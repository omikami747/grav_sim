==> flow/design.v <==
module fp_addr (
                clk,
                rst,
                first,
                second,
                out
                );
   input wire [26:0] first;
   input wire [26:0] second;
   input wire        clk;
   input wire        rst;
   output reg [26:0] out;
   wire [7:0]        res_expt;
   wire [17:0]       res_mant;  
   wire [26:0]       greater;
   wire [26:0]       smaller;
   wire [7:0]        shift_fac;
   reg [51:0]        pip1;    
   reg [18:0]        addr_out;
   reg [18:0]        shifted_val;
   wire [7:0]        first_expt;
   wire [7:0]        second_expt;
   wire [17:0]       first_mant;
   wire [17:0]       second_mant;
   reg [7:0]         carry_shift_1;
   assign greater = (first[25:18] >= second[25:18]) ? first: second;
   assign smaller = (first[25:18] >= second[25:18]) ? second: first;
   assign {first_expt,first_mant} = first[25:0];
   assign {second_expt,second_mant} = second[25:0];
   always @(posedge clk or negedge rst)
     begin
        if (rst == 1'b0)
          begin
             pip1 <= 'b0;
          end
        else
          begin
             pip1 <= {greater[25:18] - smaller[25:18],greater[17:0],smaller[17:0],(greater[25:18])};
          end  
     end  
   always @(*)
     begin
        if (pip1[51:44] <= 5'd18)
          begin
             shifted_val <= {1'b1,pip1[25:8]}>>pip1[51:44];
          end
        else
          begin
             shifted_val <= 'b0;
          end
     end
   always @(*)
     begin
        addr_out <= ({1'b1,pip1[43:26]} + {shifted_val});
     end
   always @(*)
     begin
        carry_shift_1 <= pip1[7:0] + 'b1;
     end
   always @(*)
     begin
        if (addr_out[18] == 'b0)
          begin
             out <= {1'b0,pip1[7:0],addr_out[17:0]};
          end
        else
          begin
             out <= {1'b0,carry_shift_1,1'b0,addr_out[17:1]};
          end
     end
   assign {res_expt,res_mant} = out[25:0];
endmodule
Step by step through the tools: fp_addr
What the tools print for fp_addr, step after step.
Line numbers count from 1 in the design file above.
Operators carry their Yosys type and port widths (W data, S select, Z words).
Library cell names are shortened.
{"block": "inputs", "top_module": "fp_addr", "clock_port": "clk", "cell_library": "sky130hd", "pvt_corner": "tt_025C_1v80"}

Word-level counts
Counts by Yosys on the flattened word-level netlist (proc, flatten, opt, wreduce; memories kept). Register bits leave out memories and registers merged into their read ports (data or address); mux counts leave out enables and synchronous resets folded into registers. Print and check cells are left out. Cells with the same type and inputs are merged into one.
{"block": "word_totals", "ff_bits": 52, "input_bits": 56, "out_inout_bits": 27, "wordCells": 11}
{"block": "classes", "addsub": 3, "n_cmp": 2, "n_shift": 1, "mux": 4}
{"block": "op_table", "operator": "$mux W26", "n": 3}
{"block": "op_table", "operator": "$add A19 B19 Y19", "n": 1}
{"block": "op_table", "operator": "$shr A19 B8 Y19", "n": 1}
{"block": "op_table", "operator": "$mux W19", "n": 1}
{"block": "op_table", "operator": "$add A8 B1 Y8 const B", "n": 1}
{"block": "op_table", "operator": "$le A8 B5 Y1 const B", "n": 1}
{"block": "op_table", "operator": "$sub A8 B8 Y8", "n": 1}
{"block": "op_table", "operator": "$ge A8 B8 Y1", "n": 1}

Longest topological paths
Depth = most cells in a row (Yosys ltp): at word level without a register or memory, in the mapped netlist without a sequential cell, where the memories' decode and read muxes count.
{"block": "logic_depth", "word_depth": 4, "abc_area": 0, "depth_mapped": 23, "mapped_depth_nobuf": 18}

Synthesis result
Yosys stat after the flow's synthesis: flattened, memories mapped to cells. It holds for the ABC_AREA given above (unset counts as 0); a run with the other value may have another netlist.
Totals and module areas in this step are rounded.
{"block": "by_type", "type": "dfrtp_1", "n": 52}
{"block": "by_type", "type": "nand2_1", "n": 177}
{"block": "by_type", "type": "ha_1", "n": 28}
{"block": "by_type", "type": "nor2_1", "n": 56}
{"block": "by_type", "type": "xnor2_1", "n": 20}
{"block": "by_type", "type": "a21oi_1", "n": 31}
{"block": "by_type", "type": "a211oi_1", "n": 16}
{"block": "by_type", "type": "mux2_2", "n": 10}
{"block": "by_type", "type": "mux2i_1", "n": 11}
{"block": "by_type", "type": "o21ai_0", "n": 21}
{"block": "by_type", "type": "mux4_2", "n": 4}
{"block": "by_type", "type": "clkbuf_1", "n": 22}
{"block": "by_type", "type": "xor2_1", "n": 9}
{"block": "by_type", "type": "inv_1", "n": 20}
{"block": "by_type", "type": "a21o_1", "n": 7}
{"block": "by_type", "type": "o211ai_1", "n": 6}
{"block": "by_type", "type": "o21ai_1", "n": 8}
{"block": "by_type", "type": "a31oi_1", "n": 6}
Not listed: further types 44, cells in them 85.
{"block": "synth_totals", "cell_count": 589, "area_um2": 4428, "ffs": 52, "buf_cells": 31}

Worst setup path after synthesis
OpenSTA on the mapped netlist: ideal clock, no wires. The path of least setup slack (recovery checks aside). Input and output delay are each 20% of the period. Register names are those of the netlist, which keeps one name where synthesis merged equal registers.
{"block": "synth_path", "path_type": "flip-flop to output port", "start": "register pip1[45]", "end": "output port out[25]", "period_ps": 8610, "out_delay_ps": 1722, "launch_ps": 0, "t_arrival_ps": 4191, "required_ps": 6888, "slack_ps": 2697, "path_delay_ps": 4191, "path_stages": 22, "synth_period_reached_ps": 5913}
"path_delay_ps" is the arrival time less input delay plus setup time.
At an output port there is no setup time.
"path_stages": output pins that drive a net of the path, with the launching flip-flop's if there is one; two outputs of one cell count as two.
"synth_period_reached_ps" is the clock period less the worst setup slack; recovery checks do not enter. This is arithmetic on one report: input and output delays are still those of the set period (20% each).
The rows between start and end are the longest chain of elaborated cells between them; the timing report does not say that the signal goes this way. Where chains are equally long, one stands for them.
A line is the first line of the expression or statement that the cell stems from. Yosys adds cells for indexed reads and writes and turns some case tables into memories.
{"block": "synth_via", "cell_sequence": "dfrtp_1 -> clkbuf_1 -> clkbuf_1 -> buf_2 -> mux2_2 -> mux2i_1 -> o21ai_0 -> a22oi_1 -> o22ai_1 -> and2_1 -> ha_1 -> inv_1 -> fa_1 -> nand2b_1 -> a21oi_1 -> o21ai_1 -> a21oi_1 -> o31ai_1 -> xnor2_1 -> clkbuf_1 -> nand4_1 -> xnor2_1", "elab_chain_cells": 4, "cells_between": 5}
{"block": "synth_lines", "item": "start: declaration", "line_no": 18, "rtl": "reg [51:0]        pip1;"}
{"block": "synth_lines", "item": "start: assignment", "line_no": 34, "rtl": "pip1 <= 'b0;"}
{"block": "synth_lines", "item": "start: assignment", "line_no": 38, "rtl": "pip1 <= {greater[25:18] - smaller[25:18],greater[17:0],smaller[17:0],(greater[25:18])};"}
{"block": "synth_lines", "item": "$le A8 B5 Y1", "line_no": 43, "rtl": "if (pip1[51:44] <= 5'd18)"}
{"block": "synth_lines", "item": "$mux W19", "line_no": 43}
{"block": "synth_lines", "item": "$add A19 B19 Y19", "line_no": 54, "rtl": "addr_out <= ({1'b1,pip1[43:26]} + {shifted_val});"}
{"block": "synth_lines", "item": "$mux W26", "line_no": 62, "rtl": "if (addr_out[18] == 'b0)"}
{"block": "synth_lines", "item": "end: declaration", "line_no": 12, "rtl": "output reg [26:0] out;"}

Worst path after layout
From the final timing report of run 1: the path of least setup slack in the routed layout; clock arrival at registers is part of the times.
The path's times are printed in steps of 10 ps; the period is the one set.
{"block": "layout_path", "path_type": "flip-flop to output port", "start": "register pip1[44]", "end": "output port out[13]", "period_ps": 3380, "out_delay_ps": 680, "launch_ps": 290, "t_arrival_ps": 4150, "required_ps": 2700, "slack_ps": -1440, "path_stages": 20}
The rows between start and end are the longest chain of elaborated cells between them; the timing report does not say that the signal goes this way. Where chains are equally long, one stands for them.
{"block": "layout_via", "cell_sequence": "dfrtp_2 -> mux4_2 -> and2_4 -> a22o_1 -> a22oi_1 -> o22ai_1 -> and2_1 -> ha_2 -> inv_2 -> fa_2 -> nand2b_4 -> a21oi_4 -> o21ai_2 -> a21oi_2 -> o31ai_4 -> xor2_4 -> buf_6 -> buf_6 -> mux2_4 -> buf_6", "elab_chain_cells": 4, "cells_between": 5}
{"block": "layout_lines", "item": "start: declaration", "line_no": 18, "rtl": "reg [51:0]        pip1;"}
{"block": "layout_lines", "item": "start: assignment", "line_no": 34, "rtl": "pip1 <= 'b0;"}
{"block": "layout_lines", "item": "start: assignment", "line_no": 38, "rtl": "pip1 <= {greater[25:18] - smaller[25:18],greater[17:0],smaller[17:0],(greater[25:18])};"}
{"block": "layout_lines", "item": "$le A8 B5 Y1", "line_no": 43, "rtl": "if (pip1[51:44] <= 5'd18)"}
{"block": "layout_lines", "item": "$mux W19", "line_no": 43}
{"block": "layout_lines", "item": "$add A19 B19 Y19", "line_no": 54, "rtl": "addr_out <= ({1'b1,pip1[43:26]} + {shifted_val});"}
{"block": "layout_lines", "item": "$mux W26", "line_no": 62, "rtl": "if (addr_out[18] == 'b0)"}
{"block": "layout_lines", "item": "end: declaration", "line_no": 12, "rtl": "output reg [26:0] out;"}

Lab notebook: fp_addr

Flow measurements of fp_addr on sky130hd: 2 stored runs with different settings, listed in no order. Input and output delays are each 20% of the period that was set; the output load is 0.01 pF.
"worstPathTime_ps" means the part of the period allowed to the worst setup path (the constraints hold back 20% at inputs and 20% at outputs) less its slack; where the path has registers, the arrival times of their clocks count too.
By "power.total_uw" is meant OpenSTA's value without simulated activity: inputs other than the clock are taken to toggle once in ten clock periods, and the tool carries that through the logic.
"worstPathTime_ps" is given in steps of 10 ps.
The results are shown rounded.

{"run": "run 1", "settings": { "period_ns": 3.38, "CORE_UTILIZATION": 18, "SETUP_SLACK_MARGIN": -0.31, "PLACE_DENSITY_LB_ADDON": 0.22, "CORE_ASPECT_RATIO": 0.61, "CELL_PAD_IN_SITES_GLOBAL_PLACEMENT": 0, "CTS_CLUSTER_DIAMETER": 216, "SLEW_MARGIN": 5, "CAP_MARGIN": 20, "CORE_MARGIN": 2 }, "results": { "post_synth_area_um2": 4428, "worstPathTime_ps": 4150, "critical_path_type": "flip-flop to output port", "dieArea_um2": 25910, "power.total_uw": 2751, "timing.setup.ws_ps": -1441, "setupTns_ps": -35500, "post_route_stdcell_area_um2": 7213 }}
{"run": "run 2", "settings": { "period_ns": 5.64, "SETUP_SLACK_MARGIN": 1.08, "CAP_MARGIN": 20, "CORE_MARGIN": 2, "CORE_UTILIZATION": 40, "SLEW_MARGIN": 20 }, "results": { "timing.setup.ws_ps": 227, "dieArea_um2": 11930, "post_route_stdcell_area_um2": 6083, "power.total_uw": 1398, "setupTns_ps": 0, "worstPathTime_ps": 4290, "critical_path_type": "flip-flop to output port", "post_synth_area_um2": 4428 }}
